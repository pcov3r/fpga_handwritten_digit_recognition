==> flow/design.v <==
`timescale 1ns / 1ps
module avg_pooling(
    input clk,
    input pool_en,
    input [7:0] in1,
    input [7:0] in2,
    input [7:0] in3,
    input [7:0] in4,
    output [7:0] out,
    output  pool_done
    );
    reg [15:0] pool_out;
    always @(posedge clk) begin
        if(pool_en == 1) begin
            pool_out <= (in1+in2+in3+in4)>> 2;  
        end
    end
    assign out = pool_out[7:0];
    assign pool_done = (pool_out==(in1+in2+in3+in4)>> 2)? 1:0;
endmodule
### Reports on avg_pooling

Tool output for the design above, in the order of the flow.
Lines are those of the file above, counted from 1.
Cell names lack the library's common part.
The mark -- stands for no value.

| design | value |
|---|---|
| design top | avg_pooling |
| clock port | clk |
| library | sky130hd |
| library corner | tt_025C_1v80 |

### Word-level counts

Source: Yosys, flattened and elaborated, memories not mapped. Widths are those after wreduce; folded enables and synchronous resets count as part of the registers. Registers that Yosys merges into a memory's read port (data or address) are not register bits. Print and check cells do not count. Equal cells are merged and count once.

| bit counts | value |
|---|---|
| flip-flop bits (word level) | 14 |

| cells by class | value |
|---|---|
| add/sub/neg operators | 3 |
| equality and inequality tests | 1 |
| mux-type cells | 1 |

Operator list:

| kind | number |
|---|---|
| 14-bit by 9-bit == test with 1-bit output | 1 |
| 10-bit by 8-bit adder with 11-bit output | 1 |
| 9-bit by 8-bit adder with 10-bit output | 1 |
| 8-bit by 8-bit adder with 9-bit output | 1 |
| 1-bit 2-to-1 mux | 1 |

### Logic depth

Longest topological path by Yosys (ltp), each cell counted once; first at word level (registers and memories cut), then after technology mapping (sequential cells cut; the memories' decode and read muxes count).

| logic depth | value |
|---|---|
| depth in word-level cells | 5 |
| ABC_AREA | 0 |
| depth in mapped cells | 12 |
| depth with buffers taken out | 12 |

### Netlist

Yosys stat after the flow's synthesis: flattened, memories mapped to cells. It holds for the ABC_AREA given above (unset counts as 0); a run with the other value may have another netlist.

| mapped netlist | value |
|---|---|
| standard cells after synthesis | 130 |
| synthesis area | 1229.9 µm² |
| flip-flops | 8 |
| buffer cells | 0 |

Cells by type:

| type | number |
|---|---|
| fa_1 | 16 |
| edfxtp_1 | 8 |
| inv_1 | 45 |
| ha_1 | 7 |
| xnor3_1 | 2 |
| xor2_1 | 5 |
| a21o_1 | 5 |
| a21oi_1 | 6 |
| xnor2_1 | 3 |
| xor3_1 | 1 |
| nor2_1 | 5 |
| a211oi_1 | 2 |
| nand3_1 | 3 |
| nor3_1 | 3 |
| a211oi_2 | 1 |
| nor4_2 | 1 |
| or2_2 | 2 |
| nand2_1 | 3 |

Other cell types: 12; their cells: 12.

### Worst setup path after synthesis

Path of least setup slack by OpenSTA after synthesis, without wires, with an ideal clock, recovery checks aside; 20% of the period is set as input and as output delay. Where synthesis merged equal registers, the netlist keeps one of their names.

| timing path after synthesis | value |
|---|---|
| path type | input port to output port |
| start point | input port in1[1] |
| end point | output port pool_done |
| clock period | 4050 ps |
| external input delay | 810 ps |
| arrival time | 3426 ps |
| path slack | -186 ps |
| delay of the path | 2616 ps |
| stages | 12 |
| period reached after synthesis | 4236 ps |

"delay of the path" is the arrival time less input delay plus setup time.
A path that ends at an output port has no setup time.
"stages" counts driving pins, that of a launching flip-flop among them; a cell with two outputs on the path counts twice.
"period reached after synthesis" = period - worst setup slack (recovery checks aside). The figure is calculated, with input and output delays left at 20% of the set period.
The rows between start and end are the longest chain of elaborated cells between them; the timing report does not say that the signal goes this way. Where chains are equally long, one stands for them.
Each line given opens the expression or statement behind the cell; cells for indexed reads and writes are added by Yosys, which also makes memories of some case tables.

| between the ends, after synthesis | value |
|---|---|
| path through | inv_1 > fa_1 > inv_1 > fa_1 > nand2_1 > nor2_1 > fa_1 > a21o_1 > a211oi_2 > or4_1 > nand4_1 > nor4_2 |
| cells in the longest elaborated chain | 5 |

Ends and longest elaborated chain, after synthesis:

| what | RTL line | RTL |
|---|---|---|
| from (decl) | 5 | `input [7:0] in1,` |
| 8-bit by 8-bit adder with 9-bit output | 19 | `assign pool_done = (pool_out==(in1+in2+in3+in4)>> 2)? 1:0;` |
| 9-bit by 8-bit adder with 10-bit output | 19 |  |
| 10-bit by 8-bit adder with 11-bit output | 19 |  |
| 14-bit by 9-bit == test with 1-bit output | 19 |  |
| 1-bit 2-to-1 mux | 19 |  |
| to (decl) | 10 | `output  pool_done` |

### Worst path after layout

From the final timing report of stored run 2: the path of least setup slack in the routed layout; clock arrival at registers is part of the times.
The path's times are printed in steps of 10 ps; the period is the one set.

| timing path after layout | value |
|---|---|
| path type | input port to output port |
| start point | input port in1[1] |
| end point | output port pool_done |
| clock period | 4520 ps |
| external input delay | 900 ps |
| arrival time | 3710 ps |
| path slack | -90 ps |
| stages | 15 |

The rows between start and end are the longest chain of elaborated cells between them; the timing report does not say that the signal goes this way. Where chains are equally long, one stands for them.

| between the ends, after layout | value |
|---|---|
| path through | buf_6 > inv_2 > fa_1 > inv_2 > fa_2 > nand2_2 > nor2_4 > fa_2 > buf_6 > nand3_4 > a21oi_4 > or4_1 > nand4_1 > nor4_4 > buf_2 |
| cells in the longest elaborated chain | 5 |

Ends and longest elaborated chain, after layout:

| what | RTL line | RTL |
|---|---|---|
| from (decl) | 5 | `input [7:0] in1,` |
| 8-bit by 8-bit adder with 9-bit output | 19 | `assign pool_done = (pool_out==(in1+in2+in3+in4)>> 2)? 1:0;` |
| 9-bit by 8-bit adder with 10-bit output | 19 |  |
| 10-bit by 8-bit adder with 11-bit output | 19 |  |
| 14-bit by 9-bit == test with 1-bit output | 19 |  |
| 1-bit 2-to-1 mux | 19 |  |
| to (decl) | 10 | `output  pool_done` |

## Implementation results

Stored flow runs of avg_pooling (2 of them; Yosys, OpenROAD, sky130hd). They differ in their settings and are not a sequence. Constraints: input delay and output delay 20% of the set period each, output load 0.01 pF.
By "period reached" is meant the clock period of the run minus its worst setup slack. This is arithmetic on one report: input and output delays are still those of the set period (20% each).
By "time of the worst setup path" is meant the share of the clock period that the worst setup path is allowed (20% is reserved at inputs, 20% at outputs), minus its slack. Clock arrival times at its registers enter into it.
"total design power" rests on the timing tool's default activity at the inputs, not on a simulated workload.
"time of the worst setup path" is given in steps of 10 ps.

## Stored run 1

==> flow/run.sh <==
#!/bin/bash
# the make line also repeats the synthesis and layout settings of config.mk as NAME=value (left out here)
make -C /OpenROAD-flow-scripts/flow DESIGN_CONFIG=/design/flow/config.mk WORK_HOME=/design/flow/orfs CLKGATE_MAP_FILE= finish
==> flow/config.mk <==
export PLATFORM = sky130hd
export DESIGN_NAME = avg_pooling
export DESIGN_NICKNAME = avg_pooling
export VERILOG_FILES = /design/flow/design.v
export SDC_FILE = /design/flow/constraint.sdc
export NUM_CORES = 4
export LEC_CHECK = 0
export ABC_AREA = 0
export CAP_MARGIN = 20
export CORE_MARGIN = 2
export CORE_UTILIZATION = 69
export MAX_ROUTING_LAYER = met4
export SLEW_MARGIN = 5
export TNS_END_PERCENT = 50
==> flow/constraint.sdc <==
create_clock -name core_clock -period 4.44 [get_ports {clk}]
set_input_delay 0.8880 -clock core_clock [delete_from_list [all_inputs] [get_ports {clk}]]
set_output_delay 0.8880 -clock core_clock [all_outputs]
set_load 0.01 [all_outputs]

Stored run 1: incomplete, placement halted on GPL-0301

## Stored run 2

==> flow/run.sh <==
#!/bin/bash
# the make line also repeats the synthesis and layout settings of config.mk as NAME=value (left out here)
make -C /OpenROAD-flow-scripts/flow DESIGN_CONFIG=/design/flow/config.mk WORK_HOME=/design/flow/orfs CLKGATE_MAP_FILE= finish
==> flow/config.mk <==
export PLATFORM = sky130hd
export DESIGN_NAME = avg_pooling
export DESIGN_NICKNAME = avg_pooling
export VERILOG_FILES = /design/flow/design.v
export SDC_FILE = /design/flow/constraint.sdc
export NUM_CORES = 4
export LEC_CHECK = 0
export CAP_MARGIN = 20
export CORE_MARGIN = 2
export CORE_UTILIZATION = 40
export SETUP_SLACK_MARGIN = 0.26
export SLEW_MARGIN = 20
==> flow/constraint.sdc <==
create_clock -name core_clock -period 4.52 [get_ports {clk}]
set_input_delay 0.9040 -clock core_clock [delete_from_list [all_inputs] [get_ports {clk}]]
set_output_delay 0.9040 -clock core_clock [all_outputs]
set_load 0.01 [all_outputs]

| result of stored run 2 | value |
|---|---|
| synthesized cell area | 1229.9 µm² |
| standard-cell area after routing | 2024.4 µm² |
| die outline area | 3534.3 µm² |
| setup slack of the worst path | -92 ps |
| total design power | 0.9496 mW |
| setup total negative slack | -92 ps |
| lowest hold slack | 1500 ps |
| final design utilization | 68.0 % |
| time of the worst setup path | 2800 ps |
| kind of the worst setup path | input port to output port |
| period reached | 4612 ps |
